==> flow/design.v <==
module lut ( input clk, input[7:0] lookup, output[7:0] sine);
reg [7:0] sin;
always @(posedge clk)begin
    case (lookup)
        8'd0: sin <= 8'd127;
        8'd1: sin <= 8'd130;
        8'd2: sin <= 8'd133;
        8'd3: sin <= 8'd136;
        8'd4: sin <= 8'd139;
        8'd5: sin <= 8'd143;
        8'd6: sin <= 8'd146;
        8'd7: sin <= 8'd149;
        8'd8: sin <= 8'd152;
        8'd9: sin <= 8'd155;
        8'd10: sin <= 8'd158;
        8'd11: sin <= 8'd161;
        8'd12: sin <= 8'd164;
        8'd13: sin <= 8'd167;
        8'd14: sin <= 8'd170;
        8'd15: sin <= 8'd173;
        8'd16: sin <= 8'd176;
        8'd17: sin <= 8'd178;
        8'd18: sin <= 8'd181;
        8'd19: sin <= 8'd184;
        8'd20: sin <= 8'd187;
        8'd21: sin <= 8'd190;
        8'd22: sin <= 8'd192;
        8'd23: sin <= 8'd195;
        8'd24: sin <= 8'd198;
        8'd25: sin <= 8'd200;
        8'd26: sin <= 8'd203;
        8'd27: sin <= 8'd205;
        8'd28: sin <= 8'd208;
        8'd29: sin <= 8'd210;
        8'd30: sin <= 8'd212;
        8'd31: sin <= 8'd215;
        8'd32: sin <= 8'd217;
        8'd33: sin <= 8'd219;
        8'd34: sin <= 8'd221;
        8'd35: sin <= 8'd223;
        8'd36: sin <= 8'd225;
        8'd37: sin <= 8'd227;
        8'd38: sin <= 8'd229;
        8'd39: sin <= 8'd231;
        8'd40: sin <= 8'd233;
        8'd41: sin <= 8'd234;
        8'd42: sin <= 8'd236;
        8'd43: sin <= 8'd238;
        8'd44: sin <= 8'd239;
        8'd45: sin <= 8'd240;
        8'd46: sin <= 8'd242;
        8'd47: sin <= 8'd243;
        8'd48: sin <= 8'd244;
        8'd49: sin <= 8'd245;
        8'd50: sin <= 8'd247;
        8'd51: sin <= 8'd248;
        8'd52: sin <= 8'd249;
        8'd53: sin <= 8'd249;
        8'd54: sin <= 8'd250;
        8'd55: sin <= 8'd251;
        8'd56: sin <= 8'd252;
        8'd57: sin <= 8'd252;
        8'd58: sin <= 8'd253;
        8'd59: sin <= 8'd253;
        8'd60: sin <= 8'd253;
        8'd61: sin <= 8'd254;
        8'd62: sin <= 8'd254;
        8'd63: sin <= 8'd254;
        8'd64: sin <= 8'd254;
        8'd65: sin <= 8'd254;
        8'd66: sin <= 8'd254;
        8'd67: sin <= 8'd254;
        8'd68: sin <= 8'd253;
        8'd69: sin <= 8'd253;
        8'd70: sin <= 8'd253;
        8'd71: sin <= 8'd252;
        8'd72: sin <= 8'd252;
        8'd73: sin <= 8'd251;
        8'd74: sin <= 8'd250;
        8'd75: sin <= 8'd249;
        8'd76: sin <= 8'd249;
        8'd77: sin <= 8'd248;
        8'd78: sin <= 8'd247;
        8'd79: sin <= 8'd245;
        8'd80: sin <= 8'd244;
        8'd81: sin <= 8'd243;
        8'd82: sin <= 8'd242;
        8'd83: sin <= 8'd240;
        8'd84: sin <= 8'd239;
        8'd85: sin <= 8'd238;
        8'd86: sin <= 8'd236;
        8'd87: sin <= 8'd234;
        8'd88: sin <= 8'd233;
        8'd89: sin <= 8'd231;
        8'd90: sin <= 8'd229;
        8'd91: sin <= 8'd227;
        8'd92: sin <= 8'd225;
        8'd93: sin <= 8'd223;
        8'd94: sin <= 8'd221;
        8'd95: sin <= 8'd219;
        8'd96: sin <= 8'd217;
        8'd97: sin <= 8'd215;
        8'd98: sin <= 8'd212;
        8'd99: sin <= 8'd210;
        8'd100: sin <= 8'd208;
        8'd101: sin <= 8'd205;
        8'd102: sin <= 8'd203;
        8'd103: sin <= 8'd200;
        8'd104: sin <= 8'd198;
        8'd105: sin <= 8'd195;
        8'd106: sin <= 8'd192;
        8'd107: sin <= 8'd190;
        8'd108: sin <= 8'd187;
        8'd109: sin <= 8'd184;
        8'd110: sin <= 8'd181;
        8'd111: sin <= 8'd178;
        8'd112: sin <= 8'd176;
        8'd113: sin <= 8'd173;
        8'd114: sin <= 8'd170;
        8'd115: sin <= 8'd167;
        8'd116: sin <= 8'd164;
        8'd117: sin <= 8'd161;
        8'd118: sin <= 8'd158;
        8'd119: sin <= 8'd155;
        8'd120: sin <= 8'd152;
        8'd121: sin <= 8'd149;
        8'd122: sin <= 8'd146;
        8'd123: sin <= 8'd143;
        8'd124: sin <= 8'd139;
        8'd125: sin <= 8'd136;
        8'd126: sin <= 8'd133;
        8'd127: sin <= 8'd130;
        8'd128: sin <= 8'd127;
        8'd129: sin <= 8'd124;
        8'd130: sin <= 8'd121;
        8'd131: sin <= 8'd118;
        8'd132: sin <= 8'd115;
        8'd133: sin <= 8'd111;
        8'd134: sin <= 8'd108;
        8'd135: sin <= 8'd105;
        8'd136: sin <= 8'd102;
        8'd137: sin <= 8'd99;
        8'd138: sin <= 8'd96;
        8'd139: sin <= 8'd93;
        8'd140: sin <= 8'd90;
        8'd141: sin <= 8'd87;
        8'd142: sin <= 8'd84;
        8'd143: sin <= 8'd81;
        8'd144: sin <= 8'd78;
        8'd145: sin <= 8'd76;
        8'd146: sin <= 8'd73;
        8'd147: sin <= 8'd70;
        8'd148: sin <= 8'd67;
        8'd149: sin <= 8'd64;
        8'd150: sin <= 8'd62;
        8'd151: sin <= 8'd59;
        8'd152: sin <= 8'd56;
        8'd153: sin <= 8'd54;
        8'd154: sin <= 8'd51;
        8'd155: sin <= 8'd49;
        8'd156: sin <= 8'd46;
        8'd157: sin <= 8'd44;
        8'd158: sin <= 8'd42;
        8'd159: sin <= 8'd39;
        8'd160: sin <= 8'd37;
        8'd161: sin <= 8'd35;
        8'd162: sin <= 8'd33;
        8'd163: sin <= 8'd31;
        8'd164: sin <= 8'd29;
        8'd165: sin <= 8'd27;
        8'd166: sin <= 8'd25;
        8'd167: sin <= 8'd23;
        8'd168: sin <= 8'd21;
        8'd169: sin <= 8'd20;
        8'd170: sin <= 8'd18;
        8'd171: sin <= 8'd16;
        8'd172: sin <= 8'd15;
        8'd173: sin <= 8'd14;
        8'd174: sin <= 8'd12;
        8'd175: sin <= 8'd11;
        8'd176: sin <= 8'd10;
        8'd177: sin <= 8'd9;
        8'd178: sin <= 8'd7;
        8'd179: sin <= 8'd6;
        8'd180: sin <= 8'd5;
        8'd181: sin <= 8'd5;
        8'd182: sin <= 8'd4;
        8'd183: sin <= 8'd3;
        8'd184: sin <= 8'd2;
        8'd185: sin <= 8'd2;
        8'd186: sin <= 8'd1;
        8'd187: sin <= 8'd1;
        8'd188: sin <= 8'd1;
        8'd189: sin <= 8'd0;
        8'd190: sin <= 8'd0;
        8'd191: sin <= 8'd0;
        8'd192: sin <= 8'd0;
        8'd193: sin <= 8'd0;
        8'd194: sin <= 8'd0;
        8'd195: sin <= 8'd0;
        8'd196: sin <= 8'd1;
        8'd197: sin <= 8'd1;
        8'd198: sin <= 8'd1;
        8'd199: sin <= 8'd2;
        8'd200: sin <= 8'd2;
        8'd201: sin <= 8'd3;
        8'd202: sin <= 8'd4;
        8'd203: sin <= 8'd5;
        8'd204: sin <= 8'd5;
        8'd205: sin <= 8'd6;
        8'd206: sin <= 8'd7;
        8'd207: sin <= 8'd9;
        8'd208: sin <= 8'd10;
        8'd209: sin <= 8'd11;
        8'd210: sin <= 8'd12;
        8'd211: sin <= 8'd14;
        8'd212: sin <= 8'd15;
        8'd213: sin <= 8'd16;
        8'd214: sin <= 8'd18;
        8'd215: sin <= 8'd20;
        8'd216: sin <= 8'd21;
        8'd217: sin <= 8'd23;
        8'd218: sin <= 8'd25;
        8'd219: sin <= 8'd27;
        8'd220: sin <= 8'd29;
        8'd221: sin <= 8'd31;
        8'd222: sin <= 8'd33;
        8'd223: sin <= 8'd35;
        8'd224: sin <= 8'd37;
        8'd225: sin <= 8'd39;
        8'd226: sin <= 8'd42;
        8'd227: sin <= 8'd44;
        8'd228: sin <= 8'd46;
        8'd229: sin <= 8'd49;
        8'd230: sin <= 8'd51;
        8'd231: sin <= 8'd54;
        8'd232: sin <= 8'd56;
        8'd233: sin <= 8'd59;
        8'd234: sin <= 8'd62;
        8'd235: sin <= 8'd64;
        8'd236: sin <= 8'd67;
        8'd237: sin <= 8'd70;
        8'd238: sin <= 8'd73;
        8'd239: sin <= 8'd76;
        8'd240: sin <= 8'd78;
        8'd241: sin <= 8'd81;
        8'd242: sin <= 8'd84;
        8'd243: sin <= 8'd87;
        8'd244: sin <= 8'd90;
        8'd245: sin <= 8'd93;
        8'd246: sin <= 8'd96;
        8'd247: sin <= 8'd99;
        8'd248: sin <= 8'd102;
        8'd249: sin <= 8'd105;
        8'd250: sin <= 8'd108;
        8'd251: sin <= 8'd111;
        8'd252: sin <= 8'd115;
        8'd253: sin <= 8'd118;
        8'd254: sin <= 8'd121;
        8'd255: sin <= 8'd124;
        8'd256: sin <= 8'd127;
    endcase
end
assign sine = sin;
endmodule
module nco (
    input [lutsize:0] Iftw,
    input [7:0] Fftw,
    input clk,
    input en,
    input[lutsize+15:0] offset,
    output[7:0] sine,
);
reg[lutsize+15:0] sinaddr;
reg[lutsize+15:0] ftw;
parameter lutsize = 8;
always @(posedge clk && en) begin
    ftw[lutsize+15:16] <= Iftw;
    ftw[15:0] <= Fftw;
    sinaddr <= sinaddr+ftw;
end
lut u0 (clk,sinaddr[lutsize+7:8],sine);
endmodule
module ncotop(
    input clk,
    output b0,b1,b2,b3,b4,b5,b6,b7,
);
reg[7:0] sine;
nco u1 (8'd10,16'd500,clk,1,24'd0,sine);
assign b0 = sine[0];
assign b1 = sine[1];
assign b2 = sine[2];
assign b3 = sine[3];
assign b4 = sine[4];
assign b5 = sine[5];
assign b6 = sine[6];
assign b7 = sine[7];
endmodule  
# Reports on ncotop

The steps from the RTL of ncotop to its reports follow in flow order.
Line numbers count from 1 in the design file above.
Operators: Yosys type, input widths -> output width; for muxes data width and select width s.
Library cell names are shortened.
The mark - stands for no value.

Design top: ncotop
Clock port: clk
Standard-cell library: sky130hd
Library corner: tt_025C_1v80

# Word level

Counts by Yosys on the flattened word-level netlist (proc, flatten, opt, wreduce; memories kept). Register bits leave out memories and registers merged into their read ports (data or address); mux counts leave out enables and synchronous resets folded into registers. Print and check cells are left out. Cells with the same type and inputs are merged into one.
Yosys's memory passes give these memory sizes; they may raise the number of words (mostly to a power of two), join words into wider ones and drop unused or constant bits.

Register bits: 24
Memory bits (read-only): 2048
Word width x clocked read ports: 8
Memories kept: 1
Output and inout bits: 8
Word-level cells: 3

Add/subtract/negate cells: 1

Memories:

| memory           | depth | bits a word | read ports | wr ports | RTL line | text |
| (name not given) | 256   | 8           | 1          | 0        | 4        | `case (lookup)` |

Operator list:

| kind                   | number |
| $add 24x20->24 const B | 1 |

# Depth

Yosys ltp: most cells in a row. Word level: on the elaborated netlist, between registers, memories and ports. Mapped: between sequential cells and ports; inverters and the memories' decode and read muxes count.

Depth in word-level cells: 1
ABC_AREA: 0
Mapped depth: 10

# After synthesis

Source: synth_stat.txt of the flow (Yosys; design flattened, memories mapped). It holds for the ABC_AREA given above (unset counts as 0); a run with the other value may have another netlist.

Cells in the netlist: 371
Synthesis area: 2730.1 µm²
Sequential part of the area: 440.4 µm²
Flip-flop cells: 22

Cell types:

| cell     | number |
| dfxtp_1  | 22 |
| a21oi_1  | 33 |
| ha_1     | 12 |
| o21ai_0  | 28 |
| nor2b_1  | 17 |
| nand2_1  | 28 |
| xnor2_1  | 11 |
| buf_2    | 19 |
| a31oi_1  | 13 |
| nand2b_1 | 12 |
| o311ai_0 | 7 |
| a211oi_1 | 8 |
| nor2_1   | 14 |
| mux2i_1  | 5 |
| buf_4    | 6 |
| buf_6    | 4 |
| o211ai_1 | 6 |
| o221ai_1 | 5 |

Other cell types: 49; their cells: 121.
By module: a second synthesis without flattening, with its own total; a netlist apart from the flattened one above.

Cells (unflattened synthesis): 438
Area (unflattened synthesis): 3231.8 µm²

Each row is one instance without its submodules.

Modules:

| module | times used | cells | area (µm²) | seq. area (µm²) |
| lut    | 1          | 338   | 2135.8     | 160.2 |
| nco    | 1          | 98    | 1088.5     | 480.5 |
| ncotop | 1          | 2     | 7.5        | 0.0 |

# Worst setup path after synthesis

Source: OpenSTA report_checks on the synthesized netlist (no wires, ideal clock, input and output delay 20% of the period each), path of least setup slack; recovery checks are left aside. Register names are those of the netlist, which keeps one name where synthesis merged equal registers.

Kind: register to register
From: register u1.sinaddr[8]
To: register u1.u0.sin[3]
Period: 3.43 ns
Library setup time: 0.129 ns
Arrival: 2.282 ns
Required time: 3.301 ns
Setup slack: 1.018 ns
Path delay: 2.411 ns
Driving pins on the path: 11
Synthesis period reached: 2.412 ns

"path delay" = arrival - input delay + setup time.
"driving pins on the path": output pins that drive a net of the path, with the launching flip-flop's if there is one; two outputs of one cell count as two.
"synthesis period reached" is the clock period less the worst setup slack; recovery checks do not enter. This is arithmetic on one report: input and output delays are still those of the set period (20% each).
A register here has more assigning lines than the two given.

Cell sequence: dfxtp_1 -> clkbuf_1 -> buf_2 -> inv_1 -> ha_1 -> clkbuf_1 -> nor2_2 -> a21oi_1 -> mux4_2 -> a211oi_1 -> o32ai_1

Ends and longest elaborated chain, post-synthesis:

| item          | RTL line | text |
| from (decl)   | 274      | `reg[lutsize+15:0] sinaddr;` |
| from (assign) | 280      | `sinaddr <= sinaddr+ftw;` |
| to (assign)   | 5        | `8'd0: sin <= 8'd127;` |
| to (assign)   | 6        | `8'd1: sin <= 8'd130;` |
| to (decl)     | 2        | `reg [7:0] sin;` |

Chain of elaborated cells between the ends: none given.

# Path in the finished layout

Path of least setup slack in the final report of record 1 (OpenROAD, finished layout, wires in). Where an end is a register, its clock arrival counts in the times.

Kind: register to register
From: register u1.sinaddr[8]
To: register u1.u0.sin[3]
Period: 3.05 ns
Library setup time: 0.12 ns
Arrival: 2.62 ns
Required time: 3.20 ns
Setup slack: 0.58 ns
Driving pins on the path: 8

A register here has more assigning lines than the two given.

Cell sequence: dfxtp_1 -> buf_4 -> ha_1 -> or2_2 -> nand2_1 -> mux4_2 -> a211oi_1 -> o32ai_1

Ends and longest elaborated chain, post-layout:

| item          | RTL line | text |
| from (decl)   | 274      | `reg[lutsize+15:0] sinaddr;` |
| from (assign) | 280      | `sinaddr <= sinaddr+ftw;` |
| to (assign)   | 5        | `8'd0: sin <= 8'd127;` |
| to (assign)   | 6        | `8'd1: sin <= 8'd130;` |
| to (decl)     | 2        | `reg [7:0] sin;` |

Chain of elaborated cells between the ends: none given.

Record of 2 stored runs of the RTL-to-layout flow on ncotop, platform sky130hd. The runs are unordered. Constraints: input delay and output delay 20% of the set period each, output load 0.01 pF.
"clock period achieved" is the run's clock period less its worst setup slack. It is reckoned from that one timing run; input and output delays stay at 20% of the period that was set.
By "critical setup path time" is meant the share of the clock period that the worst setup path is allowed (20% is reserved at inputs, 20% at outputs), minus its slack. Clock arrival times at its registers enter into it.
"total power after layout": no workload was simulated; the value follows from the tool's default switching activity.
Settings: . = not set for that run.

| item                                   | record 1             | record 2             |
| period_ns                              | 3.05                 | 2.5                  |
| CORE_UTILIZATION                       | 70                   | 40                   |
| SETUP_SLACK_MARGIN                     | 0.47                 | 0.23                 |
| PLACE_DENSITY_LB_ADDON                 | 0.15                 | .                    |
| CORE_ASPECT_RATIO                      | 0.58                 | .                    |
| ABC_AREA                               | 0                    | .                    |
| GPL_ROUTABILITY_DRIVEN                 | 0                    | .                    |
| CAP_MARGIN                             | 25                   | 20                   |
| MAX_ROUTING_LAYER                      | met4                 | .                    |
| CORE_MARGIN                            | 2                    | 2                    |
| SLEW_MARGIN                            | 20                   | 20                   |
| post-synthesis cell area (µm²)         | 2730.1               | 2730.1               |
| overall die area (µm²)                 | 4434.2               | 7502.2               |
| standard-cell area after routing (µm²) | 2791.4               | 2941.6               |
| utilization in the final report (%)    | 74.1                 | 44.0                 |
| setup slack of the worst path (ns)     | 0.580                | 0.392                |
| total negative slack (ns)              | 0.000                | 0.000                |
| smallest hold slack (ns)               | 0.442                | 0.436                |
| total power after layout (uW)          | 504                  | 702.1                |
| clock period achieved (ns)             | 2.470                | 2.108                |
| critical setup path time (ns)          | 2.47                 | 2.11                 |
| type of the worst setup path           | register to register | register to register |
